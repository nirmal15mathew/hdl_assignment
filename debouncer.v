==> flow/design.v <==
module db_fsm 
( 
output reg db,
input wire sw, 
input wire clk, reset);
localparam [2: 0] zero = 3'b000, 
wait1_1 = 3'b001, 
wait1_2 = 3'b010, 
wait1_3 = 3'b011, 
one = 3'b100, 
wait0_1 = 3'b101, 
wait0_2 = 3'b110, 
wait0_3 = 3'b111; 
localparam N =5; 
reg [N-1: 1] q_reg; 
wire [N-1 : 1] q_next ; 
wire m_tick; 
reg [2:0] state_reg , state_next ; 
always @ (posedge clk or posedge reset) begin
q_reg <= q_next;
if (reset) begin  
    q_reg <= 0;
end
end
assign q_next = q_reg + 1; 
assign m_tick = (q_reg==0) ? 1'b1 : 1'b0; 
always @ ( posedge clk , posedge reset) begin
if (reset) 
state_reg <= zero; 
else 
state_reg <= state_next ; 
end
always@* begin 
state_next = state_reg;  
db = 1'b0;  
case (state_reg) 
zero: 
if (sw) 
state_next = wait1_1; 
wait1_1: 
if (~sw) 
state_next = zero; 
else 
if (m_tick) 
state_next = wait1_2 ; 
wait1_2 : 
if (~sw) 
state_next = zero; 
else 
if (m_tick) 
state_next = wait1_3; 
wait1_3 : 
if (~sw) 
state_next = zero; 
else 
if (m_tick) 
state_next = one; 
one : 
begin 
db = 1'b1; 
if (~sw) 
state_next = wait0_1; 
end 
wait0_1: 
begin 
db = 1'b1; 
if (sw) 
state_next = one; 
else 
if (m_tick) 
state_next = wait0_2; 
end 
wait0_2:
begin
db = 1'b1; 
if (sw) 
state_next = one; 
else 
if (m_tick) 
state_next = wait0_3; 
end 
wait0_3 : 
begin 
db = 1'b1; 
if (sw) 
state_next = one; 
else 
if (m_tick) 
state_next = zero; 
end 
default : state_next = zero; 
endcase 
end 
endmodule
---- Reports on db_fsm ----
Tool output for the design above, in the order of the flow.
Lines are those of the file above, counted from 1.
Library cell names are shortened.
A cell with - has no value.
set-up
  design top .............................. db_fsm
  clock ................................... clk
  cell library ............................ sky130hd
  library corner .......................... tt_025C_1v80

---- Word-level counts ----
Source: Yosys, flattened and elaborated, memories not mapped. Widths are those after wreduce. Registers that Yosys merges into a memory's read port (data or address) are not register bits. Print and check cells do not count. Equal cells are merged and count once.
operators by class
  $add $sub $neg .......................... 1
  $mul .................................... 0
  div/mod/pow operators ................... 0
  $lt $le $gt $ge ......................... 0
  equal/unequal tests ..................... 15
  shift-type cells ........................ 0
  mux-type cells .......................... 17
  bitwise operators ....................... 0
  reductions and logical operators ........ 5
operators by type and width
  kind                                                  count
  two-way mux 3 bit                                     14
  parallel mux 3 bit (select 8 bit)                     1
  inequality test 3 bit (second input constant)         6
  equality test 3 bit (second input constant)           4
  OR reduction 4 bit                                    2
  AND reduction 8 bit                                   1
  equality test 3 x 2 -> 1 bit (second input constant)  2
  inequality test 2 bit (second input constant)         2
  adder 4 x 1 -> 4 bit (second input constant)          1
  logical NOT 4 bit                                     1
  equality test 3 x 1 -> 1 bit (second input constant)  1
  logical NOT 3 bit                                     1
  parallel mux 1 bit (select 2 bit)                     1
  two-way mux 1 bit                                     1
bit counts
  register bits ........................... 7
  bits in latches ......................... 0
  memory bits (writable) .................. 0
  ROM bits ................................ 0
  clocked read ports x word width ......... 0
  memories kept ........................... 0
  input port bits ......................... 3
  output and inout bits ................... 1

---- Longest topological paths ----
Longest topological path by Yosys (ltp), each cell counted once; first at word level (registers and memories cut), then after technology mapping (sequential cells cut; the memories' decode and read muxes count).
depth
  word-level depth ........................ 5
  ABC_AREA ................................ 0
  depth in mapped cells ................... 4

---- After synthesis ----
The flow's flattened synthesis, as Yosys stat reports it; memories are mapped. The netlist is that of the ABC_AREA named above (0 if unset); the other value can give another one.
The area totals of this step are shown rounded.
cell types
  cell      count
  dfrtp_1   11
  mux2i_1   4
  dfstp_2   1
  ha_1      2
  inv_1     4
  nand2_1   4
  nand2b_1  2
  nor3b_2   1
  o22ai_1   2
  or4_4     1
  nor4bb_1  1
  or3b_1    1
  xnor2_1   1
  xor2_1    1
  o21a_1    1
  or2b_1    1
  nor4_1    1
  nand3_1   1
Not listed: further types 2, cells in them 2.
mapped netlist
  mapped cells ............................ 42
  mapped area ............................. 520 sq um
  flip-flop cells ......................... 12
  buffers ................................. 1

---- Worst setup path after synthesis ----
Source: OpenSTA report_checks on the synthesized netlist (no wires, ideal clock, input and output delay 20% of the period each), path of least setup slack; recovery checks are left aside. Register names are those of the netlist, which keeps one name where synthesis merged equal registers.
timing post-synthesis
  path kind ............................... register -> register
  start point ............................. register state_reg
  end point ............................... register state_reg
  clock period ............................ 1220 ps
  library setup time ...................... 119 ps
  launch time at the first pin ............ 0 ps
  arrival ................................. 1089 ps
  data required time ...................... 1101 ps
  slack ................................... 12 ps
  path delay .............................. 1208 ps
  driving pins on the path ................ 3
  buffers on the path ..................... 0
  synthesis period reached ................ 1208 ps
"path delay" is the arrival time less input delay plus setup time.
"driving pins on the path": output pins that drive a net of the path, with the launching flip-flop's if there is one; two outputs of one cell count as two.
"synthesis period reached" is the clock period less the worst setup slack; recovery checks do not enter. This is arithmetic on one report: input and output delays are still those of the set period (20% each).
An end named without its bit number is one bit of that signal or, where synthesis recoded a state register, one of its new flip-flops.
on the way, post-synthesis
  path through ............................ dfrtp_1 or4_4 o21a_1
ends and longest elaborated chain, post-synthesis
  item           RTL line  source
  from (decl)    18        reg [2:0] state_reg , state_next ;
  from (assign)  29        state_reg <= zero;
  from (assign)  31        state_reg <= state_next ;
  to (assign)    29
  to (assign)    31
  to (decl)      18
Chain of elaborated cells between the ends: none given.
Some nets on the timed path still bear RTL names; the line given drives or declares the net.
named nets, post-synthesis
  signal  RTL line  source
  db      36        case (state_reg)

Ticket comment

db_fsm through Yosys and OpenROAD on sky130hd: 2 stored runs, unordered, with their settings. The constraints put input and output delay at 20% of the set period each and load the outputs with 0.01 pF.

---- entry A ----
settings
  period_ns = 1.45
  CORE_UTILIZATION = 72
  PLACE_DENSITY_LB_ADDON = 0.1
  CORE_ASPECT_RATIO = 0.81
  CELL_PAD_IN_SITES_GLOBAL_PLACEMENT = 0
  CELL_PAD_IN_SITES_DETAIL_PLACEMENT = 2
  TNS_END_PERCENT = 100
  GPL_ROUTABILITY_DRIVEN = 0
  CTS_CLUSTER_SIZE = 61
  CAP_MARGIN = 15
  SLEW_MARGIN = 30
  MIN_ROUTING_LAYER = met2
  MAX_ROUTING_LAYER = met5
  CORE_MARGIN = 2
results
  stopped before the end: floorplanning reported PDN-0185

---- entry B ----
settings
  period_ns = 1.62
  CORE_UTILIZATION = 64
  SETUP_SLACK_MARGIN = 0.11
  PLACE_DENSITY = 0.71
  CORE_ASPECT_RATIO = 0.68
  CORE_MARGIN = 8
  CELL_PAD_IN_SITES_DETAIL_PLACEMENT = 2
  ABC_AREA = 0
  CAP_MARGIN = 20
  SLEW_MARGIN = 20
results
  stopped before the end: floorplanning reported PDN-0185
